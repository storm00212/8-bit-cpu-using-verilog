==> flow/design.v <==
module register_file (
    input wire clk,               
    input wire reset,             
    input wire [7:0] data_in,     
    output reg [7:0] acc_out,     
    output reg [7:0] x_out,       
    output reg [7:0] y_out,       
    output reg [7:0] sp_out,      
    output reg [7:0] ir_out,      
    output reg [7:0] flags_out,   
    input wire acc_write,         
    input wire x_write,           
    input wire y_write,           
    input wire sp_write,          
    input wire ir_write,          
    input wire flags_write,       
    input wire pc_write,          
    input wire pc_inc,            
    input wire pc_load,          
    input wire [15:0] pc_direct,  
    output reg [15:0] pc_out,    
    output reg [15:0] addr_bus    
);
    reg [7:0] acc;        
    reg [7:0] x_reg;     
    reg [7:0] y_reg;     
    reg [15:0] pc;        
    reg [7:0] sp;         
    reg [7:0] ir;         
    reg [7:0] flags;      
    wire C, Z, N, V;     
    assign C = flags[0];
    assign Z = flags[1];
    assign N = flags[2];
    assign V = flags[3];
    always @(posedge clk or posedge reset) begin
        if (reset) begin
            acc <= 8'h00;
            x_reg <= 8'h00;
            y_reg <= 8'h00;
            sp <= 8'h00;
            ir <= 8'h00;
            flags <= 8'h00;
            pc <= 16'h0000;
            acc_out <= 8'h00;
            x_out <= 8'h00;
            y_out <= 8'h00;
            sp_out <= 8'hFF;   
            ir_out <= 8'h00;
            flags_out <= 8'h00;
            addr_bus <= 16'h0000;
        end else begin
            if (acc_write) acc <= data_in;
            if (x_write) x_reg <= data_in;
            if (y_write) y_reg <= data_in;
            if (sp_write) sp <= data_in;
            if (pc_write) begin
                if (pc_direct[15:8] != 8'h00) begin
                    pc <= {pc_direct[15:8], data_in};
                end else begin
                    pc <= {8'h00, data_in};
                end
            end else if (pc_inc) begin
                pc <= pc + 16'h0001;
            end else if (pc_load) begin
                if (pc_direct[15:8] != 8'h00) begin
                    pc <= {pc_direct[15:8], data_in};
                end else begin
                    pc <= {8'h00, data_in};
                end
            end
            if (ir_write) ir <= data_in;
            if (flags_write) flags <= data_in;
            acc_out <= acc;
            x_out <= x_reg;
            y_out <= y_reg;
            pc_out <= pc;
            sp_out <= sp;
            ir_out <= ir;
            flags_out <= flags;
            addr_bus <= pc;
        end
    end
    task push;
        input [7:0] value;        
        begin
            sp <= sp - 1;          
        end
    endtask
    task pull;
        output [7:0] value;       
        begin
            value = 8'h00;         
            sp <= sp + 1;          
        end
    endtask
endmodule
## Step by step through the tools: register_file

Tool output for the design above, in the order of the flow.
Lines are those of the file above, counted from 1.
Operators: Yosys type, input widths -> output width; for muxes data width and select width s.
Cell names lack the library's common part.
Not given: n/a

- Top: register_file
- Clock: clk
- Standard-cell library: sky130hd
- Timing corner: tt_025C_1v80

## Word-level counts

Source: Yosys, flattened and elaborated, memories not mapped. Widths are those after wreduce. Registers that Yosys merges into a memory's read port (data or address) are not register bits. Print and check cells do not count. Equal cells are merged and count once.

- Reduce/logical cells: 2
- Add/subtract/negate cells: 1
- Muxes and demuxes: 4

Operators by type and width:

| cell | count |
|---|---|
| $mux 16 | 4 |
| $add 16x1->16 const B | 1 |
| $reduce_bool 8->1 | 1 |
| $reduce_bool 3->1 | 1 |

- Elaborated cells: 22
- Output and inout port bits: 80
- Bits of input ports: 35
- Flip-flop bits (word level): 144

## Logic depth

Depth = most cells in a row (Yosys ltp): at word level without a register or memory, in the mapped netlist without a sequential cell, where the memories' decode and read muxes count.

- Word-level depth: 5
- ABC_AREA: 0
- Gate-level depth with buffers: 6
- Gate-level depth less buffers: 5

## After synthesis

Source: synth_stat.txt of the flow (Yosys; design flattened, memories mapped). It holds for the ABC_AREA given above (unset counts as 0); a run with the other value may have another netlist.

- Synthesis area: 0.0048597 mm2
- Buffers: 14
- Sequential part of the area: 0.0036935 mm2
- Flip-flop cells: 144
- Mapped cells: 301

Cells by type:

| type | count | area in all (um2) |
|---|---|---|
| dfrtp_1 | 120 | 3002.88 |
| mux2_2 | 48 | 540.518 |
| edfxtp_1 | 16 | 480.461 |
| dfstp_2 | 8 | 210.202 |
| a21oi_1 | 13 | 65.062 |
| nand2_1 | 12 | 45.043 |
| o21ai_0 | 7 | 35.034 |
| clkbuf_1 | 9 | 33.782 |
| nor4_1 | 5 | 31.28 |
| o22ai_1 | 5 | 31.28 |
| a221o_1 | 3 | 30.029 |
| nor2_1 | 7 | 26.275 |
| buf_2 | 4 | 20.019 |
| mux2i_1 | 2 | 20.019 |
| nand3_1 | 4 | 20.019 |
| nand3_2 | 2 | 20.019 |
| nor3_1 | 4 | 20.019 |
| nand2b_1 | 3 | 18.768 |

Other cell types: 22; their cells: 29.

## Path before layout

Source: OpenSTA report_checks on the synthesized netlist (no wires, ideal clock, input and output delay 20% of the period each), path of least setup slack; recovery checks are left aside. Register names are those of the netlist, which keeps one name where synthesis merged equal registers.

- Kind: input port to flip-flop
- Start point: input reset
- End point: register pc_out[0]
- Slack: 1733 ps
- Path buffers: 0
- Arrival time: 4223 ps
- Setup time: 504 ps
- Clock period: 6460 ps
- Data required time: 5956 ps
- Time at the first pin: 1292 ps
- Delay of the path: 3435 ps
- External input delay: 1292 ps
- Stages on the path: 1
- Synthesis period reached: 4727 ps

"delay of the path" is the arrival time less input delay plus setup time.
"stages on the path": output pins that drive a net of the path, with the launching flip-flop's if there is one; two outputs of one cell count as two.
"synthesis period reached" = period - worst setup slack (recovery checks aside). The figure is calculated, with input and output delays left at 20% of the set period.

- Cell sequence: inv_1
- Cells in the longest elaborated chain: 0
- Elaborated cells on any way between the ends: 0
- RTL lines with such cells: 0

Ends and longest elaborated chain, after synthesis:

| element | line | RTL |
|---|---|---|
| from (decl) | 3 | `input wire reset,` |
| to (assign) | 77 | `pc_out <= pc;` |
| to (decl) | 21 | `output reg [15:0] pc_out,` |

## Timing after layout

From the final timing report of stored run 1: the path of least setup slack in the routed layout; clock arrival at registers is part of the times.
The path's times are printed in steps of 10 ps; the period is the one set.

- Kind: input port to flip-flop
- Start point: input pc_write
- End point: register pc[14]
- External input delay: 1740 ps
- Time at the first pin: 1740 ps
- Slack: 5220 ps
- Path buffers: 3
- Data required time: 8960 ps
- Arrival time: 3740 ps
- Setup time: 120 ps
- Clock period: 8680 ps
- Stages on the path: 7

The rows between start and end are the longest chain of elaborated cells between them; the timing report does not say that the signal goes this way. Where chains are equally long, one stands for them.
A line is the first line of the expression or statement that the cell stems from. Yosys adds cells for indexed reads and writes and turns some case tables into memories.
At most two assigning lines are given for a register; there are more.

- Cell sequence: clkdlybuf4s50_1 > nand2b_1 > buf_2 > buf_1 > nand2_1 > o311ai_1 > nand3_1
- Cells in the longest elaborated chain: 1
- Elaborated cells on any way between the ends: 2
- RTL lines with such cells: 1
- Classes of those cells: mux: 1; reduce/logical: 1

Ends and longest elaborated chain, after layout:

| element | line | RTL |
|---|---|---|
| from (decl) | 17 | `input wire pc_write,` |
| $mux 16 | 57 | `if (pc_write) begin` |
| to (assign) | 59 | `pc <= {pc_direct[15:8], data_in};` |
| to (assign) | 61 | `pc <= {8'h00, data_in};` |
| to (decl) | 27 | `reg [15:0] pc;` |

Subject: flow runs of register_file

Hi,

Measured data: module register_file, platform sky130hd, 2 stored runs of the flow under differing settings, order arbitrary. Input and output delays are each 20% of the period that was set; the output load is 0.01 pF.
"period achieved" is the run's clock period less its worst setup slack. It is reckoned from that one timing run; input and output delays stay at 20% of the period that was set.
"critical setup path time" means the part of the period allowed to the worst setup path (the constraints hold back 20% at inputs and 20% at outputs) less its slack; where the path has registers, the arrival times of their clocks count too.
"power consumption" is the tool's figure for a default switching activity; nothing was simulated.
"critical setup path time" is known to 10 ps.

### Stored run 1

==> flow/run.sh <==
#!/bin/bash
# the make line also repeats the synthesis and layout settings of config.mk as NAME=value (left out here)
make -C /OpenROAD-flow-scripts/flow DESIGN_CONFIG=/design/flow/config.mk WORK_HOME=/design/flow/orfs CLKGATE_MAP_FILE= finish
==> flow/config.mk <==
export PLATFORM = sky130hd
export DESIGN_NAME = register_file
export DESIGN_NICKNAME = register_file
export VERILOG_FILES = /design/flow/design.v
export SDC_FILE = /design/flow/constraint.sdc
export NUM_CORES = 4
export LEC_CHECK = 0
export CAP_MARGIN = 20
export CORE_MARGIN = 2
export CORE_UTILIZATION = 17
export GPL_TIMING_DRIVEN = 0
export HOLD_SLACK_MARGIN = 0.08
export MAX_ROUTING_LAYER = met4
export MIN_ROUTING_LAYER = met2
export PLACE_DENSITY_LB_ADDON = 0.07
export SETUP_SLACK_MARGIN = 1.53
export SLEW_MARGIN = 20
==> flow/constraint.sdc <==
create_clock -name core_clock -period 8.68 [get_ports {clk}]
set_input_delay 1.7360 -clock core_clock [delete_from_list [all_inputs] [get_ports {clk}]]
set_output_delay 1.7360 -clock core_clock [all_outputs]
set_load 0.01 [all_outputs]

Results of stored run 1:
- Worst-case hold slack: 371 ps
- Standard-cell area after routing: 0.0069266 mm2
- Post-synthesis cell area: 0.0048597 mm2
- Setup slack of the worst path: 5221 ps
- Power consumption: 0.001692 W
- Period achieved: 3459 ps
- Die size: 0.029955 mm2
- Critical setup path time: 1720 ps
- Type of the worst setup path: input port to flip-flop
- Summed negative setup slack: 0 ps

### Stored run 2

==> flow/run.sh <==
#!/bin/bash
# the make line also repeats the synthesis and layout settings of config.mk as NAME=value (left out here)
make -C /OpenROAD-flow-scripts/flow DESIGN_CONFIG=/design/flow/config.mk WORK_HOME=/design/flow/orfs CLKGATE_MAP_FILE= finish
==> flow/config.mk <==
export PLATFORM = sky130hd
export DESIGN_NAME = register_file
export DESIGN_NICKNAME = register_file
export VERILOG_FILES = /design/flow/design.v
export SDC_FILE = /design/flow/constraint.sdc
export NUM_CORES = 4
export LEC_CHECK = 0
export CAP_MARGIN = 20
export CELL_PAD_IN_SITES_DETAIL_PLACEMENT = 0
export CELL_PAD_IN_SITES_GLOBAL_PLACEMENT = 3
export CORE_ASPECT_RATIO = 1.17
export CORE_MARGIN = 2
export CORE_UTILIZATION = 30
export GPL_ROUTABILITY_DRIVEN = 1
export MAX_ROUTING_LAYER = met5
export PLACE_DENSITY_LB_ADDON = 0.04
export SLEW_MARGIN = 20
export TNS_END_PERCENT = 50
==> flow/constraint.sdc <==
create_clock -name core_clock -period 3.61 [get_ports {clk}]
set_input_delay 0.7220 -clock core_clock [delete_from_list [all_inputs] [get_ports {clk}]]
set_output_delay 0.7220 -clock core_clock [all_outputs]
set_load 0.01 [all_outputs]

Results of stored run 2:
- Worst-case hold slack: 371 ps
- Standard-cell area after routing: 0.0068503 mm2
- Post-synthesis cell area: 0.0048597 mm2
- Setup slack of the worst path: 1383 ps
- Power consumption: 0.004255 W
- Period achieved: 2227 ps
- Die size: 0.0172363 mm2
- Critical setup path time: 1510 ps
- Type of the worst setup path: input port to flip-flop
- Summed negative setup slack: 0 ps

Regards
