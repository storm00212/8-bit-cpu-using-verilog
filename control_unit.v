==> flow/design.v <==
module control_unit (
    input wire clk,
    input wire reset,
    input wire [7:0] opcode,
    input wire [7:0] flags_in,
    input wire alu_done,
    input wire [7:0] data_bus,
    input wire [15:0] pc_current,
    output reg [3:0] alu_operation,
    output reg acc_write,
    output reg x_write,
    output reg y_write,
    output reg pc_write,
    output reg pc_inc,
    output reg pc_load,
    output reg [15:0] pc_direct,
    output reg sp_write,
    output reg ir_write,
    output reg flags_write,
    output reg mem_read,
    output reg mem_write,
    output reg [15:0] mem_addr,
    output reg done
);
    localparam STATE_IDLE    = 3'b000;
    localparam STATE_FETCH  = 3'b001;
    localparam STATE_DECODE = 3'b010;
    localparam STATE_EXEC   = 3'b011;
    localparam STATE_WRITE  = 3'b100;
    localparam OP_ADD = 4'd0;
    localparam OP_SUB = 4'd1;
    localparam OP_AND = 4'd4;
    localparam OP_OR  = 4'd5;
    localparam OP_XOR = 4'd6;
    localparam OP_NOT = 4'd7;
    localparam OP_INC = 4'd12;
    localparam OP_DEC = 4'd13;
    reg [2:0] state;
    reg [7:0] opcode_fetched;
    reg [2:0] cycle_count;
    wire Z = flags_in[1];
    always @(posedge clk or posedge reset) begin
        if (reset) begin
            state <= STATE_IDLE;
            opcode_fetched <= 8'd0;
            cycle_count <= 3'd0;
            alu_operation <= 4'd0;
            acc_write <= 1'b0;
            x_write <= 1'b0;
            y_write <= 1'b0;
            pc_write <= 1'b0;
            pc_inc <= 1'b0;
            pc_load <= 1'b0;
            pc_direct <= 16'd0;
            sp_write <= 1'b0;
            ir_write <= 1'b0;
            flags_write <= 1'b0;
            mem_read <= 1'b0;
            mem_write <= 1'b0;
            mem_addr <= 16'd0;
            done <= 1'b1;
        end
        else begin
            acc_write <= 1'b0;
            x_write <= 1'b0;
            y_write <= 1'b0;
            pc_write <= 1'b0;
            pc_load <= 1'b0;
            mem_write <= 1'b0;
            done <= 1'b0;
            case (state)
                STATE_IDLE: begin
                    state <= STATE_FETCH;
                    mem_addr <= pc_current;
                    mem_read <= 1'b1;
                    pc_inc <= 1'b1;
                end
                STATE_FETCH: begin
                    opcode_fetched <= data_bus;
                    ir_write <= 1'b1;
                    state <= STATE_DECODE;
                end
                STATE_DECODE: begin
                    mem_read <= 1'b0;
                    ir_write <= 1'b0;
                    cycle_count <= 3'd0;
                    state <= STATE_EXEC;
                end
                STATE_EXEC: begin
                    case (opcode_fetched)
                        8'h00: begin
                            done <= 1'b1;
                            state <= STATE_IDLE;
                        end
                        8'h01: begin
                            mem_addr <= pc_current + 16'd1;
                            mem_read <= 1'b1;
                            state <= STATE_WRITE;
                        end
                        8'h06: begin
                            mem_addr <= pc_current + 16'd1;
                            mem_read <= 1'b1;
                            state <= STATE_WRITE;
                        end
                        8'h09: begin
                            mem_addr <= pc_current + 16'd1;
                            mem_read <= 1'b1;
                            state <= STATE_WRITE;
                        end
                        8'h10: begin
                            mem_addr <= pc_current + 16'd1;
                            mem_read <= 1'b1;
                            alu_operation <= OP_ADD;
                            state <= STATE_WRITE;
                        end
                        8'h12: begin
                            mem_addr <= pc_current + 16'd1;
                            mem_read <= 1'b1;
                            alu_operation <= OP_SUB;
                            state <= STATE_WRITE;
                        end
                        8'h20: begin
                            mem_addr <= pc_current + 16'd1;
                            mem_read <= 1'b1;
                            alu_operation <= OP_AND;
                            state <= STATE_WRITE;
                        end
                        8'h22: begin
                            mem_addr <= pc_current + 16'd1;
                            mem_read <= 1'b1;
                            alu_operation <= OP_OR;
                            state <= STATE_WRITE;
                        end
                        8'h24: begin
                            mem_addr <= pc_current + 16'd1;
                            mem_read <= 1'b1;
                            alu_operation <= OP_XOR;
                            state <= STATE_WRITE;
                        end
                        8'h16: begin
                            alu_operation <= OP_INC;
                            acc_write <= 1'b1;
                            done <= 1'b1;
                            state <= STATE_IDLE;
                        end
                        8'h17: begin
                            alu_operation <= OP_DEC;
                            acc_write <= 1'b1;
                            done <= 1'b1;
                            state <= STATE_IDLE;
                        end
                        8'h26: begin
                            alu_operation <= OP_NOT;
                            acc_write <= 1'b1;
                            done <= 1'b1;
                            state <= STATE_IDLE;
                        end
                        8'h40: begin
                            if (Z) begin
                                pc_direct <= pc_current;
                                pc_load <= 1'b1;
                            end
                            done <= 1'b1;
                            state <= STATE_IDLE;
                        end
                        8'h41: begin
                            if (~Z) begin
                                pc_direct <= pc_current;
                                pc_load <= 1'b1;
                            end
                            done <= 1'b1;
                            state <= STATE_IDLE;
                        end
                        8'h48: begin
                            pc_direct <= pc_current;
                            pc_load <= 1'b1;
                            done <= 1'b1;
                            state <= STATE_IDLE;
                        end
                        default: begin
                            done <= 1'b1;
                            state <= STATE_IDLE;
                        end
                    endcase
                end
                STATE_WRITE: begin
                    mem_read <= 1'b0;
                    case (opcode_fetched)
                        8'h01: begin
                            acc_write <= 1'b1;
                        end
                        8'h06: begin
                            x_write <= 1'b1;
                        end
                        8'h09: begin
                            y_write <= 1'b1;
                        end
                        8'h10,
                        8'h12,
                        8'h20,
                        8'h22,
                        8'h24: begin
                            acc_write <= 1'b1;
                        end
                    endcase
                    done <= 1'b1;
                    state <= STATE_IDLE;
                end
                default: begin
                    state <= STATE_IDLE;
                end
            endcase
        end
    end
endmodule
Tool chain data of control_unit
The steps from the RTL of control_unit to its reports follow in flow order.
Line numbers count from 1 in the design file above.
{ "inputs": {"top": "control_unit", "clk_port": "clk", "cell_library": "sky130hd", "corner": "tt_025C_1v80"} }

After elaboration
Counts by Yosys on the flattened word-level netlist (proc, flatten, opt, wreduce; memories kept). Register bits leave out memories and registers merged into their read ports (data or address). Print and check cells are left out. Cells with the same type and inputs are merged into one.
{ "word_totals": {"regBits": 55, "inputBits": 43, "output_inout_bits": 48} }
{ "classes": {"add_sub_neg": 1, "n_eq": 21, "n_mux": 24, "n_reduce_logical": 14} }
{ "ops": {"columns": ["operator", "count"], "rows": [
  ["16-bit case mux with 3-bit select", 1],
  ["16-bit 2-to-1 mux", 3],
  ["8-bit by 5-bit == test with 1-bit output with constant B", 4],
  ["8-bit by 6-bit == test with 1-bit output with constant B", 4],
  ["16-bit case mux with 2-bit select", 1],
  ["4-bit case mux with 8-bit select", 1],
  ["8-bit by 7-bit == test with 1-bit output with constant B", 3],
  ["16-bit by 1-bit adder with 16-bit output with constant B", 1],
  ["3-bit case mux with 4-bit select", 1],
  ["1-bit 2-to-1 mux", 11],
  ["8-bit by 1-bit == test with 1-bit output with constant B", 1],
  ["8-bit by 3-bit == test with 1-bit output with constant B", 1],
  ["8-bit by 4-bit == test with 1-bit output with constant B", 1],
  ["8-bit nonzero test", 1],
  ["8-bit OR reduction", 1],
  ["2-bit inequality test with constant B", 3],
  ["2-bit AND reduction", 3],
  ["3-bit by 2-bit == test with 1-bit output with constant B", 2],
  ["3-bit nonzero test", 2],
  ["6-bit OR reduction", 1],
  ["1-bit case mux with 3-bit select", 2],
  ["1-bit case mux with 2-bit select", 3],
  ["2-bit nonzero test", 2],
  ["4-bit AND reduction", 1],
  ["3-bit by 1-bit == test with 1-bit output with constant B", 1],
  ["3-bit == test with constant B", 1],
  ["3-bit zero test", 1],
  ["3-bit OR reduction", 1]
]} }
Not listed: further kinds 2, cells in them 2.

Logic depth
Yosys ltp: most cells in a row. Word level: on the elaborated netlist, between registers, memories and ports. Mapped: between sequential cells and ports; inverters and the memories' decode and read muxes count.
{ "depth": {"ltp_word": 4, "abc_area": 0, "depth_mapped": 8, "ltp_nobuf": 6} }

Netlist
The flow's flattened synthesis, as Yosys stat reports it; memories are mapped. The netlist is that of the ABC_AREA named above (0 if unset); the other value can give another one.
{ "types": {"columns": ["cell_type", "count", "area_total_um2"], "rows": [
  ["sky130_fd_sc_hd__dfrtp_1", 55, 1376.32],
  ["sky130_fd_sc_hd__mux2_2", 29, 326.563],
  ["sky130_fd_sc_hd__mux2_4", 7, 105.101],
  ["sky130_fd_sc_hd__xnor2_1", 12, 105.101],
  ["sky130_fd_sc_hd__nand2_1", 17, 63.811],
  ["sky130_fd_sc_hd__nor2_1", 16, 60.058],
  ["sky130_fd_sc_hd__dfstp_2", 2, 52.55],
  ["sky130_fd_sc_hd__o21ai_0", 9, 45.043],
  ["sky130_fd_sc_hd__a21o_2", 5, 43.792],
  ["sky130_fd_sc_hd__nand3_1", 8, 40.038],
  ["sky130_fd_sc_hd__buf_4", 5, 37.536],
  ["sky130_fd_sc_hd__nand4_1", 5, 31.28],
  ["sky130_fd_sc_hd__xor2_1", 3, 26.275],
  ["sky130_fd_sc_hd__buf_6", 2, 22.522],
  ["sky130_fd_sc_hd__buf_12", 1, 20.019],
  ["sky130_fd_sc_hd__and3_1", 3, 18.768],
  ["sky130_fd_sc_hd__inv_1", 5, 18.768],
  ["sky130_fd_sc_hd__and4_1", 2, 17.517]
]} }
Not listed: further types 22, cells in them 30.
{ "synth_totals": {"mapped_cells": 216, "area_um2": 2628.8, "ffs": 57} }

Path before layout
Source: OpenSTA report_checks on the synthesized netlist (no wires, ideal clock, input and output delay 20% of the period each), path of least setup slack; recovery checks are left aside. Register names are those of the netlist, which keeps one name where synthesis merged equal registers.
{ "synth_path": {"path_kind": "register to register", "start": "register opcode_fetched[0]", "end": "register mem_addr[3]", "clock_period_ns": 2.04, "setup_time_ns": 0.125, "launch_ns": 0.000, "t_arrival_ns": 1.829, "setup_slack_ns": 0.086, "delay_ns": 1.954, "driving_pins": 9, "period_less_setup_slack_ns": 1.954} }
"delay_ns" = arrival - input delay + setup time.
"driving_pins" counts driving pins, that of a launching flip-flop among them; a cell with two outputs on the path counts twice.
"period_less_setup_slack_ns" = period - worst setup slack (recovery checks aside). The figure is calculated, with input and output delays left at 20% of the set period.
Between the ends stands the longest chain of elaborated cells between them, by number of cells; it is not shown to be the way that was timed. Of several equally long chains one is given.
Each line given opens the expression or statement behind the cell; cells for indexed reads and writes are added by Yosys, which also makes memories of some case tables.
At most two assigning lines are given for a register; there are more.
{ "synth_via": {"cell_sequence": "sky130_fd_sc_hd__dfrtp_1 > sky130_fd_sc_hd__buf_4 > sky130_fd_sc_hd__nor3b_1 > sky130_fd_sc_hd__a21o_2 > sky130_fd_sc_hd__a32oi_2 > sky130_fd_sc_hd__a21o_1 > sky130_fd_sc_hd__buf_6 > sky130_fd_sc_hd__buf_12 > sky130_fd_sc_hd__mux2_4", "elab_chain_len": 4, "cone_cells": 13, "cone_classes": "eq/ne (9); mux (2); reduce/logical (2)"} }
{ "synth_rtl": {"columns": ["element", "line_no", "rtl"], "rows": [
  ["start, declared", 39, "reg [7:0] opcode_fetched;"],
  ["start, assigned", 45, "opcode_fetched <= 8'd0;"],
  ["start, assigned", 79, "opcode_fetched <= data_bus;"],
  ["8-bit by 6-bit == test with 1-bit output", 90, "case (opcode_fetched)"],
  ["8-bit OR reduction", null, null],
  ["16-bit 2-to-1 mux", 90, null],
  ["16-bit case mux with 2-bit select", 71, "case (state)"],
  ["end, assigned", 74, "mem_addr <= pc_current;"],
  ["end, assigned", 96, "mem_addr <= pc_current + 16'd1;"],
  ["end, declared", 22, "output reg [15:0] mem_addr,"]
]} }

Path in the finished layout
From the final timing report of entry A: the path of least setup slack in the routed layout; clock arrival at registers is part of the times.
{ "layout_path": {"path_kind": "register to register", "start": "register opcode_fetched[2]", "end": "register mem_addr[12]", "clock_period_ns": 2.17, "setup_time_ns": 0.11, "launch_ns": 0.32, "t_arrival_ns": 2.14, "setup_slack_ns": 0.23, "driving_pins": 7} }
Between the ends stands the longest chain of elaborated cells between them, by number of cells; it is not shown to be the way that was timed. Of several equally long chains one is given.
At most two assigning lines are given for a register; there are more.
{ "layout_via": {"cell_sequence": "sky130_fd_sc_hd__dfrtp_1 > sky130_fd_sc_hd__and2_2 > sky130_fd_sc_hd__a21o_2 > sky130_fd_sc_hd__a32oi_2 > sky130_fd_sc_hd__a21o_1 > sky130_fd_sc_hd__buf_4 > sky130_fd_sc_hd__mux2_2", "elab_chain_len": 4, "cone_cells": 13, "cone_classes": "eq/ne (9); mux (2); reduce/logical (2)"} }
{ "layout_rtl": {"columns": ["element", "line_no", "rtl"], "rows": [
  ["start, declared", 39, "reg [7:0] opcode_fetched;"],
  ["start, assigned", 45, "opcode_fetched <= 8'd0;"],
  ["start, assigned", 79, "opcode_fetched <= data_bus;"],
  ["8-bit by 6-bit == test with 1-bit output", 90, "case (opcode_fetched)"],
  ["8-bit OR reduction", null, null],
  ["16-bit 2-to-1 mux", 90, null],
  ["16-bit case mux with 2-bit select", 71, "case (state)"],
  ["end, assigned", 74, "mem_addr <= pc_current;"],
  ["end, assigned", 96, "mem_addr <= pc_current + 16'd1;"],
  ["end, declared", 22, "output reg [15:0] mem_addr,"]
]} }

==> runs of control_unit <==
2 stored runs of control_unit in the flow (synthesis by Yosys, layout by OpenROAD, sky130hd cells), in arbitrary order. Constraints: input delay and output delay 20% of the set period each, output load 0.01 pF.
"period_less_ws_ns" means the clock period less the worst setup slack. The figure is calculated, with input and output delays left at 20% of the set period.
"worst_path_allowed_less_slack_ns" means the part of the period allowed to the worst setup path (the constraints hold back 20% at inputs and 20% at outputs) less its slack; where the path has registers, the arrival times of their clocks count too.
"fin_power_mw" rests on the timing tool's default activity at the inputs, not on a simulated workload.

Entry A
==> flow/run.sh <==
#!/bin/bash
# the make line also repeats the synthesis and layout settings of config.mk as NAME=value (left out here)
make -C /OpenROAD-flow-scripts/flow DESIGN_CONFIG=/design/flow/config.mk WORK_HOME=/design/flow/orfs CLKGATE_MAP_FILE= finish
==> flow/config.mk <==
export PLATFORM = sky130hd
export DESIGN_NAME = control_unit
export DESIGN_NICKNAME = control_unit
export VERILOG_FILES = /design/flow/design.v
export SDC_FILE = /design/flow/constraint.sdc
export NUM_CORES = 4
export LEC_CHECK = 0
export CAP_MARGIN = 20
export CORE_MARGIN = 2
export CORE_UTILIZATION = 40
export SETUP_SLACK_MARGIN = 0.12
export SLEW_MARGIN = 20
==> flow/constraint.sdc <==
create_clock -name core_clock -period 2.17 [get_ports {clk}]
set_input_delay 0.4340 -clock core_clock [delete_from_list [all_inputs] [get_ports {clk}]]
set_output_delay 0.4340 -clock core_clock [all_outputs]
set_load 0.01 [all_outputs]

==> results of entry A, as JSON <==
{
  "dieArea_um2": 7236.1,
  "post_route_stdcell_area_um2": 3739.8,
  "synthesis_area_um2": 2628.8,
  "period_less_ws_ns": 1.939,
  "tns_ns": 0.000,
  "finalUtil_frac": 0.589,
  "fin_power_mw": 2.125,
  "ws_setup_ns": 0.231,
  "worst_path_allowed_less_slack_ns": 1.94,
  "worst_path_kind": "register to register"
}

Entry B
==> flow/run.sh <==
#!/bin/bash
# the make line also repeats the synthesis and layout settings of config.mk as NAME=value (left out here)
make -C /OpenROAD-flow-scripts/flow DESIGN_CONFIG=/design/flow/config.mk WORK_HOME=/design/flow/orfs CLKGATE_MAP_FILE= finish
==> flow/config.mk <==
export PLATFORM = sky130hd
export DESIGN_NAME = control_unit
export DESIGN_NICKNAME = control_unit
export VERILOG_FILES = /design/flow/design.v
export SDC_FILE = /design/flow/constraint.sdc
export NUM_CORES = 4
export LEC_CHECK = 0
export ABC_AREA = 1
export CAP_MARGIN = 20
export CORE_MARGIN = 2
export CORE_UTILIZATION = 44
export CTS_CLUSTER_SIZE = 15
export GPL_ROUTABILITY_DRIVEN = 0
export GPL_TIMING_DRIVEN = 1
export MAX_ROUTING_LAYER = met4
export PLACE_DENSITY_LB_ADDON = 0.03
export SETUP_SLACK_MARGIN = 0.88
export SLEW_MARGIN = 15
==> flow/constraint.sdc <==
create_clock -name core_clock -period 2.96 [get_ports {clk}]
set_input_delay 0.5920 -clock core_clock [delete_from_list [all_inputs] [get_ports {clk}]]
set_output_delay 0.5920 -clock core_clock [all_outputs]
set_load 0.01 [all_outputs]

==> results of entry B, as JSON <==
{
  "dieArea_um2": 7125.9,
  "post_route_stdcell_area_um2": 3784.9,
  "synthesis_area_um2": 2845.2,
  "period_less_ws_ns": 1.956,
  "tns_ns": 0.000,
  "finalUtil_frac": 0.599,
  "fin_power_mw": 1.516,
  "ws_setup_ns": 1.004,
  "worst_path_allowed_less_slack_ns": 1.36,
  "worst_path_kind": "register to output"
}
